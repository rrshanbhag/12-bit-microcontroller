==> flow/design.v <==
 module PMem(
 	input clk,
 	input En,
 	input [7:0] Addr,
 	input Load_En,
 	input [7:0] Load_Addr,
 	input [11:0]Load_Instr,
 	output [11:0] Instr
 );
 reg [11:0] Prog_Mem[255:0];
 always@(posedge clk)
 begin
 	if(Load_En) begin
 		Prog_Mem[Load_Addr] <= Load_Instr;
 	end
 end
 assign Instr = (En == 1)? Prog_Mem[Addr]:0;
 endmodule
======== Tool chain data of PMem ========
The steps from the RTL of PMem to its reports follow in flow order.
Line numbers count from 1 in the design file above.
Operators: Yosys type, input widths -> output width; for muxes data width and select width s.
Library cell names are shortened.
Not given: n/a
design
  top module .............................. PMem
  clock port .............................. clk
  library ................................. sky130hd
  corner .................................. tt_025C_1v80

======== Elaborated design ========
Source: Yosys, flattened and elaborated, memories not mapped. Widths are those after wreduce; folded enables and synchronous resets count as part of the registers. Registers that Yosys merges into a memory's read port (data or address) are not register bits. Print and check cells do not count. Equal cells are merged and count once.
Yosys's memory passes give these memory sizes; they may raise the number of words (mostly to a power of two), join words into wider ones and drop unused or constant bits.
word-level totals
  memory cells ............................ 1
  input port bits ......................... 31
  word width x clocked read ports ......... 0
  cells after elaboration ................. 5
  output and inout bits ................... 12
  bits in registers ....................... 0
  RAM bits ................................ 3072
  bits in latches ......................... 0
  memory bits (read-only) ................. 0
memories
  name      words  bits a word  read ports  write ports  RTL line  source
  Prog_Mem  256    12           1           1            10        reg [11:0] Prog_Mem[255:0];
cells by class
  multiplexer cells ....................... 4
  $mul .................................... 0
  bitwise gates (word level) .............. 0
  $lt $le $gt $ge ......................... 0
  shifts and indexed selects .............. 0
  reduce/logical cells .................... 0
  div/mod/pow operators ................... 0
  add/sub/neg operators ................... 0
  equal/unequal tests ..................... 0
operators with widths
  cell     count
  $mux 12  2
  $mux 8   1
  $mux 1   1

======== Longest topological paths ========
Longest topological path by Yosys (ltp), each cell counted once; first at word level (registers and memories cut), then after technology mapping (sequential cells cut; the memories' decode and read muxes count).
logic depth
  word-level depth ........................ 1
  ABC_AREA ................................ 0
  mapped depth ............................ 12
  depth with buffers taken out ............ 6

======== Netlist ========
Source: synth_stat.txt of the flow (Yosys; design flattened, memories mapped). It holds for the ABC_AREA given above (unset counts as 0); a run with the other value may have another netlist.
cells by type
  cell      count  area in all (µm²)
  edfxtp_1  3072   9.22E+04
  mux4_2    647    1.46E+04
  mux2i_1   337    3.37E+03
  o221ai_1  140    1.23E+03
  nor2_1    281    1.05E+03
  clkbuf_1  174    653.126
  o22ai_1   87     544.272
  a22oi_1   69     517.997
  a211oi_1  54     405.389
  buf_6     36     405.389
  nand2_1   105    394.128
  buf_8     25     375.36
  a21oi_1   72     360.346
  buf_2     54     270.259
  nand3_1   51     255.245
  buf_4     31     232.723
  mux2_2    20     225.216
  nor2b_1   27     168.912
Not listed: further types 37, cells in them 224.
synthesis totals
  area of sequential cells ................ 92248.5 µm²
  cells in the netlist .................... 5506
  flip-flops .............................. 3072
  buffers ................................. 342
  mapped area ............................. 118882.8 µm²

======== Path before layout ========
Source: OpenSTA report_checks on the synthesized netlist (no wires, ideal clock, input and output delay 20% of the period each), path of least setup slack; recovery checks are left aside. Register names are those of the netlist, which keeps one name where synthesis merged equal registers.
path after synthesis
  path kind ............................... input-to-output
  start ................................... input Addr[0]
  end ..................................... output Instr[9]
  delay of the path ....................... 1.962 ns
  data arrival time ....................... 2.724 ns
  required time ........................... 3.048 ns
  stages on the path ...................... 8
  external output delay ................... 0.762 ns
  input delay ............................. 0.762 ns
  path buffers ............................ 3
  time at the first pin ................... 0.762 ns
  period .................................. 3.81 ns
  slack ................................... 0.324 ns
  synthesis period reached ................ 3.486 ns
"delay of the path" is the arrival time less input delay plus setup time.
At an output port there is no setup time.
"stages on the path" counts driving pins, that of a launching flip-flop among them; a cell with two outputs on the path counts twice.
"synthesis period reached" = period - worst setup slack (recovery checks aside). The figure is calculated, with input and output delays left at 20% of the set period.
The rows between start and end are the longest chain of elaborated cells between them; the timing report does not say that the signal goes this way. Where chains are equally long, one stands for them.
Each line given opens the expression or statement behind the cell; cells for indexed reads and writes are added by Yosys, which also makes memories of some case tables.
A memory read counts as a cell of the chain, while the word-level depth stops at memories.
between the ends, after synthesis
  cells stage by stage .................... buf_6 buf_12 buf_2 mux4_2 mux4_2 o22a_1 o211ai_1 o22ai_1
  length of the longest elaborated chain .. 2
  elaborated cells between the ends (all ways) .. 2
  source lines of those cells ............. 2
  classes of those cells .................. 1 x mux; 1 x memory
ends and longest elaborated chain, after synthesis
  item                RTL line  source
  start: declaration  4         input [7:0] Addr,
  $mem_v2 256x12      10        reg [11:0] Prog_Mem[255:0];
  $mux 12             17        assign Instr = (En == 1)? Prog_Mem[Addr]:0;
  end: declaration    8         output [11:0] Instr

======== Path in the finished layout ========
From the final timing report of run A: the path of least setup slack in the routed layout; clock arrival at registers is part of the times.
path post-layout
  path kind ............................... reg-to-output
  start ................................... memory Prog_Mem[191][5]
  end ..................................... output Instr[5]
  stages on the path ...................... 8
  data arrival time ....................... 3.45 ns
  required time ........................... 1.84 ns
  slack ................................... -1.61 ns
  external output delay ................... 0.46 ns
  path buffers ............................ 3
  time at the first pin ................... 0.90 ns
  period .................................. 2.3 ns
The rows between start and end are the longest chain of elaborated cells between them; the timing report does not say that the signal goes this way. Where chains are equally long, one stands for them.
A memory read counts as a cell of the chain, while the word-level depth stops at memories.
between the ends, post-layout
  cells stage by stage .................... edfxtp_1 mux4_2 mux4_2 o211ai_1 buf_4 o32ai_2 buf_4 buf_6
  length of the longest elaborated chain .. 2
  elaborated cells between the ends (all ways) .. 2
  source lines of those cells ............. 2
  classes of those cells .................. 1 x mux; 1 x memory
ends and longest elaborated chain, post-layout
  item                RTL line  source
  start: declaration  10        reg [11:0] Prog_Mem[255:0];
  $mem_v2 256x12      10
  $mux 12             17        assign Instr = (En == 1)? Prog_Mem[Addr]:0;
  end: declaration    8         output [11:0] Instr

FLOW RESULTS
============

PMem through Yosys and OpenROAD on sky130hd: 2 stored runs, unordered, with their settings and measured results. The constraints put input and output delay at 20% of the set period each and load the outputs with 0.01 pF.
By "achieved clock period (ns)" is meant the clock period of the run minus its worst setup slack. This is arithmetic on one report: input and output delays are still those of the set period (20% each).
"worst setup path time (ns)" = time allowed to the worst setup path (clock period - input delay - output delay, where it has them) - its slack; a late launch clock adds to it, a late capture clock takes from it.
"finish__power__total" is the tool's figure for a default switching activity; nothing was simulated.

Flow files of run A
==> flow/run.sh <==
#!/bin/bash
# the make line also repeats the synthesis and layout settings of config.mk as NAME=value (left out here)
make -C /OpenROAD-flow-scripts/flow DESIGN_CONFIG=/design/flow/config.mk WORK_HOME=/design/flow/orfs CLKGATE_MAP_FILE= finish
==> flow/config.mk <==
export PLATFORM = sky130hd
export DESIGN_NAME = PMem
export DESIGN_NICKNAME = PMem
export VERILOG_FILES = /design/flow/design.v
export SDC_FILE = /design/flow/constraint.sdc
export NUM_CORES = 4
export LEC_CHECK = 0
export CAP_MARGIN = 20
export CELL_PAD_IN_SITES_DETAIL_PLACEMENT = 1
export CORE_ASPECT_RATIO = 1.02
export CORE_MARGIN = 2
export CORE_UTILIZATION = 31
export CTS_CLUSTER_DIAMETER = 70
export GPL_ROUTABILITY_DRIVEN = 1
export MAX_ROUTING_LAYER = met4
export PLACE_DENSITY = 0.57
export SLEW_MARGIN = 20
==> flow/constraint.sdc <==
create_clock -name core_clock -period 2.3 [get_ports {clk}]
set_input_delay 0.4600 -clock core_clock [delete_from_list [all_inputs] [get_ports {clk}]]
set_output_delay 0.4600 -clock core_clock [all_outputs]
set_load 0.01 [all_outputs]

report of run A
yosys chip area after synthesis (um^2): 118882.8
finish__design__die__area: 388462.0
finish__design__instance__area__stdcell: 148950.0
finish__design__instance__utilization: 0.3903
finish__timing__setup__ws: -1.606
finish__timing__setup__tns: -16.429
finish__timing__hold__ws: 0.062
finish__power__total: 1.200e-01
achieved clock period (ns): 3.906
worst setup path time (ns): 3.45
worst setup path kind: reg-to-output

Flow files of run B
==> flow/run.sh <==
#!/bin/bash
# the make line also repeats the synthesis and layout settings of config.mk as NAME=value (left out here)
make -C /OpenROAD-flow-scripts/flow DESIGN_CONFIG=/design/flow/config.mk WORK_HOME=/design/flow/orfs CLKGATE_MAP_FILE= finish
==> flow/config.mk <==
export PLATFORM = sky130hd
export DESIGN_NAME = PMem
export DESIGN_NICKNAME = PMem
export VERILOG_FILES = /design/flow/design.v
export SDC_FILE = /design/flow/constraint.sdc
export NUM_CORES = 4
export LEC_CHECK = 0
export CAP_MARGIN = 20
export CORE_MARGIN = 2
export CORE_UTILIZATION = 40
export SETUP_SLACK_MARGIN = 0.94
export SLEW_MARGIN = 20
==> flow/constraint.sdc <==
create_clock -name core_clock -period 3.45 [get_ports {clk}]
set_input_delay 0.6900 -clock core_clock [delete_from_list [all_inputs] [get_ports {clk}]]
set_output_delay 0.6900 -clock core_clock [all_outputs]
set_load 0.01 [all_outputs]

report of run B
yosys chip area after synthesis (um^2): 118882.8
finish__design__die__area: 301582.0
finish__design__instance__area__stdcell: 144716.0
finish__design__instance__utilization: 0.4884
finish__timing__setup__ws: -0.716
finish__timing__setup__tns: -7.585
finish__timing__hold__ws: 0.170
finish__power__total: 7.999e-02
achieved clock period (ns): 4.166
worst setup path time (ns): 2.79
worst setup path kind: input-to-output
