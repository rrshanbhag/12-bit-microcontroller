==> flow/design.v <==
 module DMem(
 	input clk,
 	input Enable,
 	input Write_en,
 	input [3:0] Address_port,
 	input [7:0] Input_data,
 	output [7:0] Output_data
 );
 reg [7:0] data_mem [255:0]; 
 always@(posedge clk)
 begin
 	if(Enable == 1 && Write_en == 1)
 		data_mem[Address_port] <= Input_data;
 end
 assign Output_data = (Enable == 1)? data_mem[Address_port]:0;
 endmodule
**Reports on DMem**

The steps from the RTL of DMem to its reports follow in flow order.
Line numbers count from 1 in the design file above.
The mark - stands for no value.

- Design top: DMem
- Clock: clk
- Library: sky130hd
- Library corner: tt_025C_1v80

**Elaborated design**

Source: Yosys, flattened and elaborated, memories not mapped. Widths are those after wreduce; folded enables and synchronous resets count as part of the registers. Registers that Yosys merges into a memory's read port (data or address) are not register bits. Print and check cells do not count. Equal cells are merged and count once.
Memory sizes are those after Yosys's memory passes, which may raise the word count (mostly to a power of two), join words into wider ones and drop unused or constant bits.

- Mux-type cells: 4
- Reduce/logical cells: 1

Operator list:

| kind | number |
|---|---|
| 8-bit two-way mux | 3 |
| 1-bit logical AND | 1 |
| 1-bit two-way mux | 1 |

- Memories: 1
- Input port bits: 15
- Memory bits (writable): 2048
- Cells after elaboration: 6
- Flip-flop bits (word level): 0
- Output and inout port bits: 8

Memories:

| memory | depth | bits a word | read ports | write ports | RTL line | text |
|---|---|---|---|---|---|---|
| data_mem | 256 | 8 | 1 | 1 | 9 | `reg [7:0] data_mem [255:0];` |

**Longest topological paths**

Yosys ltp: most cells in a row. Word level: on the elaborated netlist, between registers, memories and ports. Mapped: between sequential cells and ports; inverters and the memories' decode and read muxes count.

- Depth after elaboration: 2
- ABC_AREA: 0
- Mapped depth: 7
- Mapped depth without buffers: 4

**After synthesis**

Source: synth_stat.txt of the flow (Yosys; design flattened, memories mapped). It holds for the ABC_AREA given above (unset counts as 0); a run with the other value may have another netlist.
The area totals of this step are shown rounded.

- Buffers: 17
- Standard cells after synthesis: 266
- Flip-flops: 128
- Synthesis area: 5126 um2
- Sequential area: 3844 um2

Cells by type:

| cell | number | area in all (um2) |
|---|---|---|
| sky130_fd_sc_hd__edfxtp_1 | 128 | 3.84E+03 |
| sky130_fd_sc_hd__mux4_1 | 11 | 289.027 |
| sky130_fd_sc_hd__mux4_2 | 12 | 270.259 |
| sky130_fd_sc_hd__mux2i_1 | 18 | 180.173 |
| sky130_fd_sc_hd__nand2_1 | 26 | 97.594 |
| sky130_fd_sc_hd__a32oi_1 | 7 | 61.309 |
| sky130_fd_sc_hd__nor2_1 | 14 | 52.55 |
| sky130_fd_sc_hd__o211ai_1 | 7 | 52.55 |
| sky130_fd_sc_hd__nand4_1 | 8 | 50.048 |
| sky130_fd_sc_hd__buf_6 | 4 | 45.043 |
| sky130_fd_sc_hd__buf_2 | 6 | 30.029 |
| sky130_fd_sc_hd__clkbuf_1 | 6 | 22.522 |
| sky130_fd_sc_hd__buf_12 | 1 | 20.019 |
| sky130_fd_sc_hd__nor3_1 | 4 | 20.019 |
| sky130_fd_sc_hd__nand2b_1 | 3 | 18.768 |
| sky130_fd_sc_hd__and2_1 | 2 | 12.512 |
| sky130_fd_sc_hd__nor2b_1 | 2 | 12.512 |
| sky130_fd_sc_hd__or3_4 | 1 | 11.261 |

Not listed: further types 5, cells in them 6.

**Worst setup path after synthesis**

Path of least setup slack by OpenSTA after synthesis, without wires, with an ideal clock, recovery checks aside; 20% of the period is set as input and as output delay. Where synthesis merged equal registers, the netlist keeps one of their names.

- Path kind: input to register
- Start: input Address_port[1]
- End: memory data_mem[0][0]
- Setup time: 383 ps
- Path slack: 128 ps
- External input delay: 476 ps
- Required time: 1997 ps
- Clock period: 2380 ps
- Driving pins on the path: 5
- Launch time at the first pin: 476 ps
- Data arrival time: 1868 ps
- Path delay: 1775 ps
- Synthesis period reached: 2252 ps

"path delay" = arrival - input delay + setup time.
"driving pins on the path": output pins that drive a net of the path, with the launching flip-flop's if there is one; two outputs of one cell count as two.
"synthesis period reached" = period - worst setup slack (recovery checks aside). The figure is calculated, with input and output delays left at 20% of the set period.
The rows between start and end are the longest chain of elaborated cells between them; the timing report does not say that the signal goes this way. Where chains are equally long, one stands for them.
Each line given opens the expression or statement behind the cell; cells for indexed reads and writes are added by Yosys, which also makes memories of some case tables.

- Path through: sky130_fd_sc_hd__buf_6 > sky130_fd_sc_hd__buf_12 > sky130_fd_sc_hd__buf_6 > sky130_fd_sc_hd__or3_4 > sky130_fd_sc_hd__nor3_1
- Length of the longest elaborated chain: 1
- Elaborated cells between the ends (all ways): 1
- Source lines of those cells: 1
- Classes of those cells: 1 x mux

RTL lines, path after synthesis:

| element | RTL line | text |
|---|---|---|
| start, declared | 5 | `input [3:0] Address_port,` |
| 8-bit two-way mux | 12 | `if(Enable == 1 && Write_en == 1)` |
| end, declared | 9 | `reg [7:0] data_mem [255:0];` |

**Worst path after layout**

Path of least setup slack in the final report of entry A (OpenROAD, finished layout, wires in). Where an end is a register, its clock arrival counts in the times.
The path's times are printed in steps of 10 ps; the period is the one set.

- Path kind: input to output
- Start: input Address_port[1]
- End: output Output_data[5]
- Driving pins on the path: 8
- Data arrival time: 2150 ps
- Output delay: 550 ps
- Path slack: 50 ps
- Launch time at the first pin: 550 ps
- External input delay: 550 ps
- Required time: 2200 ps
- Clock period: 2750 ps

The rows between start and end are the longest chain of elaborated cells between them; the timing report does not say that the signal goes this way. Where chains are equally long, one stands for them.
The chain passes a memory read, where the word-level depth is cut; so it can be longer than that depth.

- Path through: sky130_fd_sc_hd__buf_4 > sky130_fd_sc_hd__buf_12 > sky130_fd_sc_hd__buf_12 > sky130_fd_sc_hd__mux2i_2 > sky130_fd_sc_hd__nand2_2 > sky130_fd_sc_hd__a32oi_2 > sky130_fd_sc_hd__o211ai_1 > sky130_fd_sc_hd__dlygate4sd2_1
- Length of the longest elaborated chain: 2
- Elaborated cells between the ends (all ways): 2
- Source lines of those cells: 2
- Classes of those cells: 1 x mux; 1 x memory

RTL lines, path post-layout:

| element | RTL line | text |
|---|---|---|
| start, declared | 5 | `input [3:0] Address_port,` |
| memory read 256 x 8 bit | 9 | `reg [7:0] data_mem [255:0];` |
| 8-bit two-way mux | 15 | `assign Output_data = (Enable == 1)? data_mem[Address_port]:0;` |
| end, declared | 7 | `output [7:0] Output_data` |

Appendix: measured runs

Flow measurements of DMem on sky130hd: 2 stored runs with different settings, listed in no order. Input and output delays are each 20% of the period that was set; the output load is 0.01 pF.
"achieved clock period" = clock period - worst setup slack. The figure is calculated, with input and output delays left at 20% of the set period.
By "time on the worst setup path" is meant the share of the clock period that the worst setup path is allowed (20% is reserved at inputs, 20% at outputs), minus its slack. Clock arrival times at its registers enter into it.
"power" rests on the timing tool's default activity at the inputs, not on a simulated workload.
"time on the worst setup path" is given in steps of 10 ps.
The measured numbers are rounded.
Settings: - = not set for that run.
A result given as - is not shown for that run.

| name | entry A | entry B |
|---|---|---|
| period_ns | 2.75 | 1.71 |
| SETUP_SLACK_MARGIN | -0.03 | -0.02 |
| CAP_MARGIN | 20 | 20 |
| CORE_MARGIN | 2 | 2 |
| CORE_UTILIZATION | 40 | 52 |
| SLEW_MARGIN | 20 | 25 |
| PLACE_DENSITY_LB_ADDON | - | 0.1 |
| CELL_PAD_IN_SITES_GLOBAL_PLACEMENT | - | 1 |
| CELL_PAD_IN_SITES_DETAIL_PLACEMENT | - | 2 |
| GPL_ROUTABILITY_DRIVEN | - | 1 |
| CTS_CLUSTER_SIZE | - | 12 |
| MIN_ROUTING_LAYER | - | met1 |
| MAX_ROUTING_LAYER | - | met4 |
| power (µW) | 4858 | - |
| sum of negative setup slack (ps) | 0 | - |
| area of the synthesized netlist (um2) | 5126 | - |
| post-layout utilization (%) | 51.3 | - |
| std-cell area (final layout) (um2) | 6451 | - |
| worst hold slack (ps) | 1055 | - |
| time on the worst setup path (ps) | 1600 | - |
| kind of the worst setup path | input to output | - |
| achieved clock period (ps) | 2700 | - |
| die size (um2) | 13740 | - |
| smallest setup slack (ps) | 50 | - |

Entry B: did not finish, clock tree synthesis stopped with DPL-0033
